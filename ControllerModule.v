==> flow/design.v <==
module ControllerModule(
    input wire clk,
    input wire rst,
    input wire [7:0] user_input,
    output wire email_detected,
    output wire date_detected,
    output wire mobile_detected,
    output wire postal_code_detected
);
    wire [7:0] ascii_output;
    wire input_ready;
    wire fsm_ready;
    InputModule input_module (
        .clk(clk),
        .rst(rst),
        .user_input(user_input),
        .ascii_output(ascii_output),
        .input_ready(input_ready),
        .fsm_ready(fsm_ready)
    );
    FSMModule fsm_module (
        .clk(clk),
        .rst(rst),
        .ascii_input(ascii_output),
        .input_valid(input_ready),
        .email_detected(email_detected),
        .date_detected(date_detected),
        .mobile_detected(mobile_detected),
        .postal_code_detected(postal_code_detected),
        .fsm_ready(fsm_ready)
    );
endmodule
module FSMModule(
    input wire clk,
    input wire rst,
    input wire [7:0] ascii_input,
    input wire input_valid,
    output reg email_detected,
    output reg date_detected,
    output reg mobile_detected,
    output reg postal_code_detected,
    output reg fsm_ready
);
    reg [2:0] state;
    localparam IDLE = 3'b000,
               EMAIL = 3'b001,
               MOBILE = 3'b010,
               DATE = 3'b011,
               POSTAL = 3'b100,
               ERROR_STATE = 3'b101;
    initial begin
        email_detected = 0;
        date_detected = 0;
        mobile_detected = 0;
        postal_code_detected = 0;
        fsm_ready = 1;
    end
    always @(posedge clk or posedge rst) begin
        if (rst) begin
            state <= IDLE;
            email_detected <= 0;
            date_detected <= 0;
            mobile_detected <= 0;
            postal_code_detected <= 0;
            fsm_ready <= 1;  
        end else if (input_valid && fsm_ready) begin
            fsm_ready <= 0;  
            case (state)
                IDLE: begin
                    if (ascii_input == 8'd64) begin  
                        state <= EMAIL;
                    end else if (ascii_input >= 8'd48 && ascii_input <= 8'd57) begin  
                        state <= MOBILE;
                    end else if (ascii_input == 8'd47 || ascii_input == 8'd45) begin  
                        state <= DATE;
                    end else if ((ascii_input >= 8'd65 && ascii_input <= 8'd90) || 
                                 (ascii_input >= 8'd97 && ascii_input <= 8'd122)) begin  
                        state <= POSTAL;
                    end else begin
                        state <= ERROR_STATE;
                    end
                end
                EMAIL: begin
                    if (ascii_input == 8'd46) begin  
                        email_detected <= 1;
                        state <= IDLE;
                    end else if (ascii_input != 8'd64 && ascii_input != 8'd46) begin
                        state <= EMAIL;
                    end else begin
                        state <= ERROR_STATE;
                    end
                end
                MOBILE: begin
                    if (ascii_input >= 8'd48 && ascii_input <= 8'd57) begin  
                        mobile_detected <= 1;
                        state <= IDLE;
                    end else begin
                        state <= ERROR_STATE;
                    end
                end
                DATE: begin
                    if (ascii_input == 8'd47 || ascii_input == 8'd45) begin  
                        date_detected <= 1;
                        state <= IDLE;
                    end else begin
                        state <= ERROR_STATE;
                    end
                end
                POSTAL: begin
                    if ((ascii_input >= 8'd48 && ascii_input <= 8'd57) || ascii_input == 8'd45) begin  
                        postal_code_detected <= 1;
                        state <= IDLE;
                    end else begin
                        state <= ERROR_STATE;
                    end
                end
                ERROR_STATE: begin
                    state <= IDLE;
                end
                default: begin
                    state <= IDLE;
                end
            endcase
        end else begin
            fsm_ready <= 1;  
        end
    end
endmodule
module InputModule(
    input wire clk,
    input wire rst,
    input wire [7:0] user_input,  
    output reg [7:0] ascii_output,
    output reg input_ready,
    input wire fsm_ready
);
    reg new_data_available;
    always @(posedge clk or posedge rst) begin
        if (rst) begin
            ascii_output <= 8'b0;
            input_ready <= 0;
            new_data_available <= 0;
        end else if (fsm_ready && new_data_available) begin
            input_ready <= 1;
            new_data_available <= 0;  
        end else if (!new_data_available) begin
            ascii_output <= user_input;
            new_data_available <= 1;  
        end else begin
            input_ready <= fsm_ready ? 0 : input_ready;
        end
    end
endmodule
# Reports on ControllerModule
# The steps from the RTL of ControllerModule to its reports follow in flow order.
# Lines are those of the file above, counted from 1.
# Operators: Yosys type, input widths -> output width; for muxes data width and select width s.
# Cell names lack the library's common part.
# Not given: --
# setup
top_module	ControllerModule
clock_port	clk
cell_library	sky130hd
pvt_corner	tt_025C_1v80

# Word level
# Counts by Yosys on the flattened word-level netlist (proc, flatten, opt, wreduce; memories kept). Register bits leave out memories and registers merged into their read ports (data or address). Print and check cells are left out. Cells with the same type and inputs are merged into one.
# word_totals
reg_bits	18
elab_cells	60
output_inout_bits	4
inputBits	10
# classes
bitwise	2
n_eq	11
reduce_and_logical	17
n_cmp	6
mux	15
# op_table
op	n
$eq 8x6->1 const B	3
$mux 3	8
$ge 8x7->1 const B	2
$le 8x7->1 const B	2
$pmux 3 s5	1
$reduce_and 3->1	4
$ge 8x6->1 const B	1
$le 8x6->1 const B	1
$ne 8x6->1 const B	1
$eq 8x7->1 const B	1
$ne 8x7->1 const B	1
$logic_and 1x1->1	6
$eq 3x2->1 const B	2
$mux 1	6
$reduce_and 2->1	2
$logic_or 1x1->1	3
$eq 3x1->1 const B	1
$ne 3x2->1 const B	1
$eq 3x3->1 const B	1
$logic_not 3->1	1
$not 1->1	2
$reduce_bool 2->1	1

# Depth
# Longest topological path by Yosys (ltp), each cell counted once; first at word level (registers and memories cut), then after technology mapping (sequential cells cut; the memories' decode and read muxes count).
# logic_depth
depth_word	8
abc_area	0
depth_mapped	6
depth_no_buf	5

# Netlist
# Source: synth_stat.txt of the flow (Yosys; design flattened, memories mapped). It holds for the ABC_AREA given above (unset counts as 0); a run with the other value may have another netlist.
# synth_totals
cells	81
buffers	3
mapped_area_um2	938.4
ff_cells	21
seqArea_um2	528.0
# types
cell_type	n	area_total_um2
dfrtp_1	19	475.456
mux2_2	8	90.086
dfstp_2	2	52.55
nand2_1	6	22.522
o21ai_0	4	20.019
nand2b_1	3	18.768
a31o_2	2	17.517
inv_1	4	15.014
nor2_1	4	15.014
nor3b_1	2	15.014
nor4_2	1	12.512
clkbuf_1	3	11.261
o41a_1	1	11.261
or4_4	1	11.261
a21oi_1	2	10.01
a221o_1	1	10.01
a32o_1	1	10.01
o21ai_1	2	10.01
# Not listed: further types 15, cells in them 15.
# By module: a second synthesis without flattening, with its own total; a netlist apart from the flattened one above.
# unflattened
cells_unflattened	82
area_unflattened_um2	1011.0
# Each row is one instance without its submodules.
# modules
mod	instances	mod_area_um2	mod_seq_area_um2	cells
FSMModule	1	613.1	277.8	60
InputModule	1	397.9	250.2	22
ControllerModule	1	0.0	0.0	0

# Path before layout
# OpenSTA on the mapped netlist: ideal clock, no wires. The path of least setup slack (recovery checks aside). Input and output delay are each 20% of the period. Register names are those of the netlist, which keeps one name where synthesis merged equal registers.
# synth_path
path_kind	reg2reg
from	register input_module.ascii_output[0]
to	register fsm_module.state
arrival_ns	1.627
slack_ns	-0.038
path_delay_ns	1.748
setup_time_ns	0.121
required_time_ns	1.589
tclk_ns	1.71
n_path_buf	0
launch_ns	0.000
stages	6
period_less_setup_slack_ns	1.748
# "path_delay_ns" = arrival - input delay + setup time.
# "stages": output pins that drive a net of the path, with the launching flip-flop's if there is one; two outputs of one cell count as two.
# "period_less_setup_slack_ns" is the clock period less the worst setup slack; recovery checks do not enter. This is arithmetic on one report: input and output delays are still those of the set period (20% each).
# Where an end lacks its bit number, it is one bit of the signal, or one of the new flip-flops if synthesis recoded a state register.
# The rows between start and end are the longest chain of elaborated cells between them; the timing report does not say that the signal goes this way. Where chains are equally long, one stands for them.
# Each line given opens the expression or statement behind the cell; cells for indexed reads and writes are added by Yosys, which also makes memories of some case tables.
# A register here has more assigning lines than the two given.
# synth_via
cell_sequence	dfrtp_1 -> or4_4 -> o41a_1 -> o311ai_1 -> a31oi_1 -> o22a_1
elab_chain_len	8
cells_between	29
classes_between	6 x compare; 6 x eq/ne; 10 x mux; 7 x reduce/logical
# synth_rtl
item	line_no	rtl
start: declaration	133	output reg [7:0] ascii_output,
start: assignment	140	ascii_output <= 8'b0;
start: assignment	147	ascii_output <= user_input;
$ge 8x7->1	76	end else if ((ascii_input >= 8'd65 && ascii_input <= 8'd90) ||
$logic_and 1x1->1	76
$logic_or 1x1->1	76
$mux 1	76
$mux 3	74	end else if (ascii_input == 8'd47 || ascii_input == 8'd45) begin
$mux 3	72	end else if (ascii_input >= 8'd48 && ascii_input <= 8'd57) begin
$mux 3	70	if (ascii_input == 8'd64) begin
$pmux 3 s5	68	case (state)
end: assignment	71	state <= EMAIL;
end: assignment	73	state <= MOBILE;
end: declaration	44	reg [2:0] state;

# Worst path after layout
# Path of least setup slack in the final report of flow run A (OpenROAD, finished layout, wires in). Where an end is a register, its clock arrival counts in the times.
# layout_path
path_kind	reg2reg
from	register input_module.ascii_output[2]
to	register fsm_module.state
required_time_ns	1.52
slack_ns	-0.42
n_path_buf	0
stages	6
setup_time_ns	0.10
launch_ns	0.26
arrival_ns	1.94
tclk_ns	1.36
# Where an end lacks its bit number, it is one bit of the signal, or one of the new flip-flops if synthesis recoded a state register.
# The rows between start and end are the longest chain of elaborated cells between them; the timing report does not say that the signal goes this way. Where chains are equally long, one stands for them.
# A register here has more assigning lines than the two given.
# layout_via
cell_sequence	dfrtp_1 -> or4_4 -> o41a_1 -> o311ai_1 -> a31oi_1 -> o22a_1
elab_chain_len	8
cells_between	29
classes_between	6 x compare; 6 x eq/ne; 10 x mux; 7 x reduce/logical
# layout_rtl
item	line_no	rtl
start: declaration	133	output reg [7:0] ascii_output,
start: assignment	140	ascii_output <= 8'b0;
start: assignment	147	ascii_output <= user_input;
$ge 8x7->1	76	end else if ((ascii_input >= 8'd65 && ascii_input <= 8'd90) ||
$logic_and 1x1->1	76
$logic_or 1x1->1	76
$mux 1	76
$mux 3	74	end else if (ascii_input == 8'd47 || ascii_input == 8'd45) begin
$mux 3	72	end else if (ascii_input >= 8'd48 && ascii_input <= 8'd57) begin
$mux 3	70	if (ascii_input == 8'd64) begin
$pmux 3 s5	68	case (state)
end: assignment	71	state <= EMAIL;
end: assignment	73	state <= MOBILE;
end: declaration	44	reg [2:0] state;

# Measured results for ControllerModule: 2 stored runs of the Yosys and OpenROAD flow on sky130hd. The settings differ; the order carries no meaning. The constraints put input and output delay at 20% of the set period each and load the outputs with 0.01 pF.
# By "period_less_ws_ns" is meant the clock period of the run minus its worst setup slack. This is arithmetic on one report: input and output delays are still those of the set period (20% each).
# "worst_path_ns": the worst setup path's part of the clock period (all of it between registers, 20% less for each end at a port) less its slack. A launch clock that arrives late makes it longer, a capture clock that arrives late makes it shorter.
# "fin_power_w" is the tool's figure for a default switching activity; nothing was simulated.
# Settings: -- = not set for that run.
item,flow run A,flow run B
period_ns,1.36,1.75
CORE_UTILIZATION,21,37
SETUP_SLACK_MARGIN,0.17,-0.13
PLACE_DENSITY_LB_ADDON,0.1,0.04
CELL_PAD_IN_SITES_GLOBAL_PLACEMENT,2,--
TNS_END_PERCENT,45,--
GPL_TIMING_DRIVEN,1,--
GPL_ROUTABILITY_DRIVEN,0,--
SLEW_MARGIN,35,15
MIN_ROUTING_LAYER,met2,--
MAX_ROUTING_LAYER,met5,met5
CAP_MARGIN,20,30
CORE_MARGIN,2,6
CORE_ASPECT_RATIO,--,0.62
ABC_AREA,--,0
fin_power_w,0.001181,0.0008786
worst_path_ns,1.78,1.75
worst_path_kind,reg2reg,reg2reg
die_area_um2,5019.0,3923.7
synth_area_um2,938.4,938.4
period_less_ws_ns,1.782,1.752
timing.setup.ws_ns,-0.422,-0.002
layout_utilization_pct,32.3,53.8
final_cell_area_um2,1397.6,1208.7
timing.setup.tns_ns,-1.773,-0.002
